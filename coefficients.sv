==> flow/design.v <==
module coefficients
(
	input logic [6:0] i_idx,
	input logic i_clk,
	output logic [15:0] o_tap,
);
parameter ADDR_WIDTH=16;
parameter DATA_WIDTH=16;
parameter TEST=1;  
logic [15:0] [15:0] taps;  
initial begin  
if (TEST) begin
	taps = {{16'h0565},
			{16'h0BD9},
			{16'h0B0B},
			{16'hFF27},
			{16'hF3A7},
			{16'hFB52},
			{16'h182E},
			{16'h3384},
			{16'h3384},
			{16'h182E},
			{16'hFB52},
			{16'hF3A7},
			{16'hFF27},
			{16'h0B0B},
			{16'h0BD9},
			{16'h0565}};
	end
end
always_ff @ (posedge i_clk) begin  
	o_tap = taps[15:0][i_idx];
end
endmodule
Reports on coefficients
Tool output for the design above, in the order of the flow.
Lines are those of the file above, counted from 1.
Cell names lack the library's common part.
{"block": "design", "design": "coefficients", "clock": "i_clk", "library": "sky130hd", "pvt_corner": "tt_025C_1v80"}

Word-level counts
Source: Yosys, flattened and elaborated, memories not mapped. Widths are those after wreduce; folded enables and synchronous resets count as part of the registers. Registers that Yosys merges into a memory's read port (data or address) are not register bits. Print and check cells do not count. Equal cells are merged and count once.
{"block": "bits", "wordCells": 2, "input_bits": 8, "reg_bits": 1, "out_inout_bits": 16}
{"block": "op_classes", "n_shift": 1}
{"block": "ops", "operator": "256-bit by 8-bit variable part select with 1-bit output with constant A", "count": 1}

Logic depth
Longest topological path by Yosys (ltp), each cell counted once; first at word level (registers and memories cut), then after technology mapping (sequential cells cut; the memories' decode and read muxes count).
{"block": "logic_depth", "depth_word": 1, "abc_area": 0, "depth_mapped": 6, "depth_no_buf": 6}

Netlist
Yosys stat after the flow's synthesis: flattened, memories mapped to cells. It holds for the ABC_AREA given above (unset counts as 0); a run with the other value may have another netlist.
Totals and module areas in this step are rounded.
{"block": "synth_totals", "seqArea_um2": 20, "synth_area_um2": 450, "cell_count": 58, "buf_cells": 17, "ff_cells": 1}
{"block": "types", "cell": "buf_4", "count": 15, "type_area_um2": 112.608}
{"block": "types", "cell": "ha_1", "count": 6, "type_area_um2": 75.072}
{"block": "types", "cell": "dfxtp_1", "count": 1, "type_area_um2": 20.019}
{"block": "types", "cell": "nor2b_1", "count": 3, "type_area_um2": 18.768}
{"block": "types", "cell": "a211o_1", "count": 2, "type_area_um2": 17.517}
{"block": "types", "cell": "inv_1", "count": 4, "type_area_um2": 15.014}
{"block": "types", "cell": "nand2b_1", "count": 2, "type_area_um2": 12.512}
{"block": "types", "cell": "buf_6", "count": 1, "type_area_um2": 11.261}
{"block": "types", "cell": "mux2_2", "count": 1, "type_area_um2": 11.261}
{"block": "types", "cell": "a311o_1", "count": 1, "type_area_um2": 10.01}
{"block": "types", "cell": "mux2i_1", "count": 1, "type_area_um2": 10.01}
{"block": "types", "cell": "nor3_1", "count": 2, "type_area_um2": 10.01}
{"block": "types", "cell": "o311a_1", "count": 1, "type_area_um2": 10.01}
{"block": "types", "cell": "a311oi_1", "count": 1, "type_area_um2": 8.758}
{"block": "types", "cell": "o2111ai_1", "count": 1, "type_area_um2": 8.758}
{"block": "types", "cell": "o221ai_1", "count": 1, "type_area_um2": 8.758}
{"block": "types", "cell": "o41ai_1", "count": 1, "type_area_um2": 8.758}
{"block": "types", "cell": "a211oi_1", "count": 1, "type_area_um2": 7.507}
Not listed: further types 11, cells in them 13.

Timing after synthesis
Source: OpenSTA report_checks on the synthesized netlist (no wires, ideal clock, input and output delay 20% of the period each), path of least setup slack; recovery checks are left aside. Register names are those of the netlist, which keeps one name where synthesis merged equal registers.
{"block": "synth_timing", "path_kind": "input -> register", "startpoint": "input i_idx[0]", "endpoint": "register o_tap[0]", "path_buffers": 0, "path_delay_ns": 1.192, "setup_time_ns": 0.116, "period_ns": 2.7, "input_delay_ns": 0.540, "slack_ns": 0.969, "arrival_ns": 1.616, "t_first_pin_ns": 0.540, "t_required_ns": 2.584, "path_stages": 6, "period_less_setup_slack_ns": 1.731}
"path_delay_ns" = arrival - input delay + setup time.
"path_stages": output pins that drive a net of the path, with the launching flip-flop's if there is one; two outputs of one cell count as two.
"period_less_setup_slack_ns" is the clock period less the worst setup slack; recovery checks do not enter. This is arithmetic on one report: input and output delays are still those of the set period (20% each).
The rows between start and end are the longest chain of elaborated cells between them; the timing report does not say that the signal goes this way. Where chains are equally long, one stands for them.
Each line given opens the expression or statement behind the cell; cells for indexed reads and writes are added by Yosys, which also makes memories of some case tables.
{"block": "synth_between", "cell_sequence": "inv_1 -> ha_1 -> nand2_1 -> a311o_1 -> a211o_1 -> and3_1", "elab_chain_len": 1, "cells_between": 1, "cone_lines": 1, "classes_between": "1 x shift"}
{"block": "synth_rtl", "element": "start: declaration", "line": 3, "source": "input logic [6:0] i_idx,"}
{"block": "synth_rtl", "element": "256-bit by 8-bit variable part select with 1-bit output", "line": 32, "source": "o_tap = taps[15:0][i_idx];"}
{"block": "synth_rtl", "element": "end: assignment", "line": 32}
{"block": "synth_rtl", "element": "end: declaration", "line": 5, "source": "output logic [15:0] o_tap,"}

Path in the finished layout
From the final timing report of run B: the path of least setup slack in the routed layout; clock arrival at registers is part of the times.
{"block": "layout_timing", "path_kind": "input -> register", "startpoint": "input i_idx[1]", "endpoint": "register o_tap[0]", "input_delay_ns": 0.21, "t_first_pin_ns": 0.21, "setup_time_ns": 0.12, "slack_ns": -0.44, "t_required_ns": 0.93, "path_buffers": 1, "path_stages": 7, "arrival_ns": 1.37, "period_ns": 1.05}
The rows between start and end are the longest chain of elaborated cells between them; the timing report does not say that the signal goes this way. Where chains are equally long, one stands for them.
{"block": "layout_between", "cell_sequence": "buf_12 -> inv_8 -> ha_4 -> nand2b_4 -> a311o_1 -> a211o_1 -> and3_1", "elab_chain_len": 1, "cells_between": 1, "cone_lines": 1, "classes_between": "1 x shift"}
{"block": "layout_rtl", "element": "start: declaration", "line": 3, "source": "input logic [6:0] i_idx,"}
{"block": "layout_rtl", "element": "256-bit by 8-bit variable part select with 1-bit output", "line": 32, "source": "o_tap = taps[15:0][i_idx];"}
{"block": "layout_rtl", "element": "end: assignment", "line": 32}
{"block": "layout_rtl", "element": "end: declaration", "line": 5, "source": "output logic [15:0] o_tap,"}

Subject: flow runs of coefficients

Hi,

Record of 2 stored runs of the RTL-to-layout flow on coefficients, platform sky130hd. The runs are unordered. Constraints: input delay and output delay 20% of the set period each, output load 0.01 pF.
"achieved_period_ns" means the clock period less the worst setup slack. The figure is calculated, with input and output delays left at 20% of the set period.
"worst_path_allowed_less_slack_ns" means the part of the period allowed to the worst setup path (the constraints hold back 20% at inputs and 20% at outputs) less its slack; where the path has registers, the arrival times of their clocks count too.
"fin_power_w": no workload was simulated; the value follows from the tool's default switching activity.
Values from the reports are rounded here.

{"run": "run A", "settings": { "period_ns": 1.4, "CORE_UTILIZATION": 43, "PLACE_DENSITY_LB_ADDON": 0.17, "CORE_ASPECT_RATIO": 0.52, "CELL_PAD_IN_SITES_DETAIL_PLACEMENT": 0, "ABC_AREA": 1, "GPL_TIMING_DRIVEN": 1, "GPL_ROUTABILITY_DRIVEN": 1, "CTS_CLUSTER_SIZE": 51, "CAP_MARGIN": 20, "CORE_MARGIN": 2, "SLEW_MARGIN": 20 }, "outcome": "incomplete, floorplanning halted on PDN-0185"}
{"run": "run B", "settings": { "period_ns": 1.05, "CORE_UTILIZATION": 22, "SETUP_SLACK_MARGIN": 0.22, "PLACE_DENSITY_LB_ADDON": 0.01, "CORE_ASPECT_RATIO": 1.08, "CORE_MARGIN": 2, "GPL_TIMING_DRIVEN": 0, "CTS_CLUSTER_SIZE": 55, "MIN_ROUTING_LAYER": "met2", "MAX_ROUTING_LAYER": "met4", "CAP_MARGIN": 20, "SLEW_MARGIN": 20 }, "results": { "utilization_pct": 40, "setup_worst_slack_ns": -0.44, "hold_ws_ns": 0.74, "achieved_period_ns": 1.487, "fin_power_w": 0.00032, "final_cell_area_um2": 740, "die_area_um2": 2400, "final_setup_tns_ns": -0.44, "synthArea_um2": 450, "worst_path_allowed_less_slack_ns": 1.28, "timing.worst_path_kind": "input -> register" }}

Regards
